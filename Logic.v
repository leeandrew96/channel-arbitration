==> flow/design.v <==
`timescale 1ns / 1ps
module Logic(clk, ID0, ID1, ID2, ID3, ID4, ID5, ID6, ID7, grant);
input clk;
input ID0,ID1,ID2,ID3,ID4,ID5,ID6,ID7;
output [3:0] grant;
parameter  s0=3'b000,	s1=3'b001, 	s2=3'b010, 	s3=3'b011,  s4=3'b100;
reg [3:0] grant;
reg [2:0] state, nextstate;
initial begin
grant <= 4'bZZZZ;
state <= 3'b000;
nextstate <= 3'b000;
end
always @ (posedge clk)
begin
    if(ID7 == 1'b1)
        grant <= 7;
    else if(ID6 == 1'b1)
        grant <= 6;
    else if(ID5 == 1'b1)
        grant <= 5;
    else if(ID7 != 1'b1 && ID6 != 1'b1 && ID5 != 1'b1 &&(ID4 == 1'b1 || ID3 == 1'b1 || ID2 == 1'b1 || ID1 == 1'b1 || ID0 == 1'b1))
        begin 
            case(state)
                s0:
                 begin
                    if(ID4 == 1'b1)
                        grant <= 4;
                    else if(ID3 == 1'b1)
                        grant <= 3;
                    else if(ID2 == 1'b1)
                        grant <= 2;
                    else if(ID1 == 1'b1)
                        grant <= 1;
                    else if(ID0 == 1'b1)
                        grant <= 0;
                    nextstate<=s4;
                 end
                 s4:
                 begin
                    if(ID3 == 1'b1)
                        grant <= 3;
                    else if(ID2 == 1'b1)
                        grant <= 2;
                    else if(ID1 == 1'b1)
                        grant <= 1;
                     else if(ID0 == 1'b1)
                        grant <= 0;
                     else if(ID4 == 1'b1)
                        grant <= 4;
                     nextstate<=s3;
                 end
                 s3:
                 begin
                    if(ID2 == 1'b1)
                        grant <= 2;
                    else if(ID1 == 1'b1)
                        grant <= 1;
                    else if(ID0 == 1'b1)
                        grant <= 0;
                     else if(ID4 == 1'b1)
                        grant <= 4;
                     else if(ID3 == 1'b1)
                        grant <= 3;
                     nextstate<=s2;
                 end
                 s2:
                 begin
                    if(ID1 == 1'b1)
                        grant <= 1;
                    else if(ID0 == 1'b1)
                        grant <= 0;
                    else if(ID4 == 1'b1)
                        grant <= 4;
                     else if(ID3 == 1'b1)
                        grant <= 3;
                     else if(ID2 == 1'b1)
                        grant <= 2;
                     nextstate<=s1;
                 end
                 s1:
                 begin
                    if(ID0 == 1'b1)
                        grant <= 0;
                    else if(ID4 == 1'b1)
                        grant <= 4;
                    else if(ID3 == 1'b1)
                        grant <= 3;
                     else if(ID2 == 1'b1)
                        grant <= 2;
                     else if(ID1 == 1'b1)
                        grant <= 1;
                    nextstate<=s0;
                 end
            endcase
        end
    else if(ID7 != 1'b1 && ID6 != 1'b1 && ID5 != 1'b1 && ID4 != 1'b1 && ID3 != 1'b1 && ID2 != 1'b1 && ID1 != 1'b1 && ID0 != 1'b1)
       grant<=4'bZZZZ;
   if(state!=nextstate)
        state<=nextstate;
end
endmodule
* From RTL to reports: Logic
The steps from the RTL of Logic to its reports follow in flow order.
Lines are those of the file above, counted from 1.
Cell names lack the library's common part.
The mark n/a stands for no value.
- Design top :: Logic
- Clock :: clk
- Standard-cell library :: sky130hd
- Timing corner :: tt_025C_1v80

* Word-level counts
Source: Yosys, flattened and elaborated, memories not mapped. Widths are those after wreduce. Registers that Yosys merges into a memory's read port (data or address) are not register bits. Print and check cells do not count. Equal cells are merged and count once.
- Bitwise logic cells :: 8
- Multiplexer cells :: 31
- Reductions and logical operators :: 23
- Equality and inequality tests :: 23
** Operators by type and width (number)
- 4-bit 2-to-1 mux :: 27
- 9-bit != test with constant B :: 5
- 8-bit != test with constant B :: 5
- 7-bit != test with constant B :: 5
- 7-bit AND reduction :: 3
- 4-bit case mux with 5-bit select :: 1
- 3-bit case mux with 5-bit select :: 1
- 1-bit logical AND :: 8
- 1-bit NOT :: 8
- 8-bit by 3-bit != test with 1-bit output with constant B :: 1
- 7-bit by 2-bit != test with 1-bit output with constant B :: 1
- 3-bit by 2-bit equality test with 1-bit output with constant B :: 2
- 6-bit by 1-bit != test with 1-bit output with constant B :: 1
- 5-bit AND reduction :: 1
- 5-bit nonzero test :: 1
- 1-bit logical OR :: 4
- 4-bit nonzero test :: 1
- 3-bit by 1-bit equality test with 1-bit output with constant B :: 1
- 3-bit != test :: 1
- 3-bit equality test with constant B :: 1
- 3-bit zero test :: 1
- 3-bit nonzero test :: 1
- 3-bit OR reduction :: 1
- 2-bit nonzero test :: 1
- 2-bit OR reduction :: 1
- 2-bit 2-to-1 mux :: 1
- 1-bit 2-to-1 mux :: 1
- Register bits :: 10
- Input bits :: 9
- Output and inout port bits :: 4

* Longest topological paths
Yosys ltp: most cells in a row. Word level: on the elaborated netlist, between registers, memories and ports. Mapped: between sequential cells and ports; inverters and the memories' decode and read muxes count.
- Depth in word-level cells :: 12
- ABC_AREA :: 0
- Depth in mapped cells :: 6
- Depth with buffers taken out :: 5

* After synthesis
The flow's flattened synthesis, as Yosys stat reports it; memories are mapped. The netlist is that of the ABC_AREA named above (0 if unset); the other value can give another one.
The area totals of this step are shown rounded.
** Cell types
- edfxtp_1 :: number 6, area in all 180.173 µm²
- dfxtp_1 :: number 3, area in all 60.058 µm²
- a21oi_1 :: number 7, area in all 35.034 µm²
- nor2_1 :: number 7, area in all 26.275 µm²
- xnor2_1 :: number 3, area in all 26.275 µm²
- nand2b_1 :: number 3, area in all 18.768 µm²
- buf_4 :: number 2, area in all 15.014 µm²
- inv_1 :: number 4, area in all 15.014 µm²
- o21ai_0 :: number 3, area in all 15.014 µm²
- o31ai_1 :: number 2, area in all 15.014 µm²
- a211oi_2 :: number 1, area in all 12.512 µm²
- buf_6 :: number 1, area in all 11.261 µm²
- nand2_1 :: number 3, area in all 11.261 µm²
- nor2_4 :: number 1, area in all 11.261 µm²
- a2111oi_1 :: number 1, area in all 10.01 µm²
- a222oi_1 :: number 1, area in all 10.01 µm²
- a311o_1 :: number 1, area in all 10.01 µm²
- nor3_1 :: number 2, area in all 10.01 µm²
Not listed: further types 15, cells in them 15.
- Flip-flop cells :: 9
- Cell count :: 66
- Buffer cells :: 4
- Synthesis area :: 602 µm²

* Timing after synthesis
OpenSTA on the mapped netlist: ideal clock, no wires. The path of least setup slack (recovery checks aside). Input and output delay are each 20% of the period. Register names are those of the netlist, which keeps one name where synthesis merged equal registers.
- Kind :: register -> register
- From :: register state[1]
- To :: register nextstate[0]
- Clock period :: 1530 ps
- Arrival :: 986 ps
- Launch time at the first pin :: 0 ps
- Driving pins on the path :: 5
- Setup time :: 304 ps
- Data required time :: 1226 ps
- Delay of the path :: 1290 ps
- Setup slack :: 240 ps
- Synthesis period reached :: 1290 ps
"delay of the path" is the arrival time less input delay plus setup time.
"driving pins on the path" counts driving pins, that of a launching flip-flop among them; a cell with two outputs on the path counts twice.
"synthesis period reached" is the clock period less the worst setup slack; recovery checks do not enter. This is arithmetic on one report: input and output delays are still those of the set period (20% each).
Between the ends stands the longest chain of elaborated cells between them, by number of cells; it is not shown to be the way that was timed. Of several equally long chains one is given.
A line is the first line of the expression or statement that the cell stems from. Yosys adds cells for indexed reads and writes and turns some case tables into memories.
A register here has more assigning lines than the two given.
Only ways into the end's enable, where the timed path ends, are counted here.
- Path through :: edfxtp_1 -> buf_4 -> nor2_4 -> nor2b_2 -> and3b_1
- Cells in the longest elaborated chain :: 3
** RTL lines, path post-synthesis
- start, declared :: RTL line 8 : reg [2:0] state, nextstate;
- start, assigned :: RTL line 100 : state<=nextstate;
- 3-bit by 1-bit equality test with 1-bit output :: RTL line 24 : case(state)
- 5-bit nonzero test
- 5-bit AND reduction
- end, assigned :: RTL line 37 : nextstate<=s4;
- end, assigned :: RTL line 51 : nextstate<=s3;
- end, declared :: RTL line 8

2 stored runs of Logic in the flow (synthesis by Yosys, layout by OpenROAD, sky130hd cells), in arbitrary order. Constraints: input delay and output delay 20% of the set period each, output load 0.01 pF.

* Run A
** Files
==> flow/run.sh <==
#!/bin/bash
# the make line also repeats the synthesis and layout settings of config.mk as NAME=value (left out here)
make -C /OpenROAD-flow-scripts/flow DESIGN_CONFIG=/design/flow/config.mk WORK_HOME=/design/flow/orfs CLKGATE_MAP_FILE= finish
==> flow/config.mk <==
export PLATFORM = sky130hd
export DESIGN_NAME = Logic
export DESIGN_NICKNAME = Logic
export VERILOG_FILES = /design/flow/design.v
export SDC_FILE = /design/flow/constraint.sdc
export NUM_CORES = 4
export LEC_CHECK = 0
export CAP_MARGIN = 5
export CELL_PAD_IN_SITES_GLOBAL_PLACEMENT = 0
export CORE_MARGIN = 9
export CORE_UTILIZATION = 69
export CTS_CLUSTER_DIAMETER = 392
export GPL_TIMING_DRIVEN = 0
export MAX_ROUTING_LAYER = met5
export PLACE_DENSITY_LB_ADDON = 0.26
export SETUP_SLACK_MARGIN = -0.0
export SLEW_MARGIN = 20
==> flow/constraint.sdc <==
create_clock -name core_clock -period 1.1 [get_ports {clk}]
set_input_delay 0.2200 -clock core_clock [delete_from_list [all_inputs] [get_ports {clk}]]
set_output_delay 0.2200 -clock core_clock [all_outputs]
set_load 0.01 [all_outputs]
** Results
Stopped before the end: floorplanning reported PDN-0185.

* Run B
** Files
==> flow/run.sh <==
#!/bin/bash
# the make line also repeats the synthesis and layout settings of config.mk as NAME=value (left out here)
make -C /OpenROAD-flow-scripts/flow DESIGN_CONFIG=/design/flow/config.mk WORK_HOME=/design/flow/orfs CLKGATE_MAP_FILE= finish
==> flow/config.mk <==
export PLATFORM = sky130hd
export DESIGN_NAME = Logic
export DESIGN_NICKNAME = Logic
export VERILOG_FILES = /design/flow/design.v
export SDC_FILE = /design/flow/constraint.sdc
export NUM_CORES = 4
export LEC_CHECK = 0
export CAP_MARGIN = 20
export CORE_ASPECT_RATIO = 1.11
export CORE_MARGIN = 2
export CORE_UTILIZATION = 64
export CTS_CLUSTER_SIZE = 42
export GPL_ROUTABILITY_DRIVEN = 1
export MIN_ROUTING_LAYER = met2
export PLACE_DENSITY_LB_ADDON = 0.08
export SETUP_SLACK_MARGIN = -0.01
export SLEW_MARGIN = 20
==> flow/constraint.sdc <==
create_clock -name core_clock -period 1.15 [get_ports {clk}]
set_input_delay 0.2300 -clock core_clock [delete_from_list [all_inputs] [get_ports {clk}]]
set_output_delay 0.2300 -clock core_clock [all_outputs]
set_load 0.01 [all_outputs]
** Results
Stopped before the end: floorplanning reported PDN-0185.
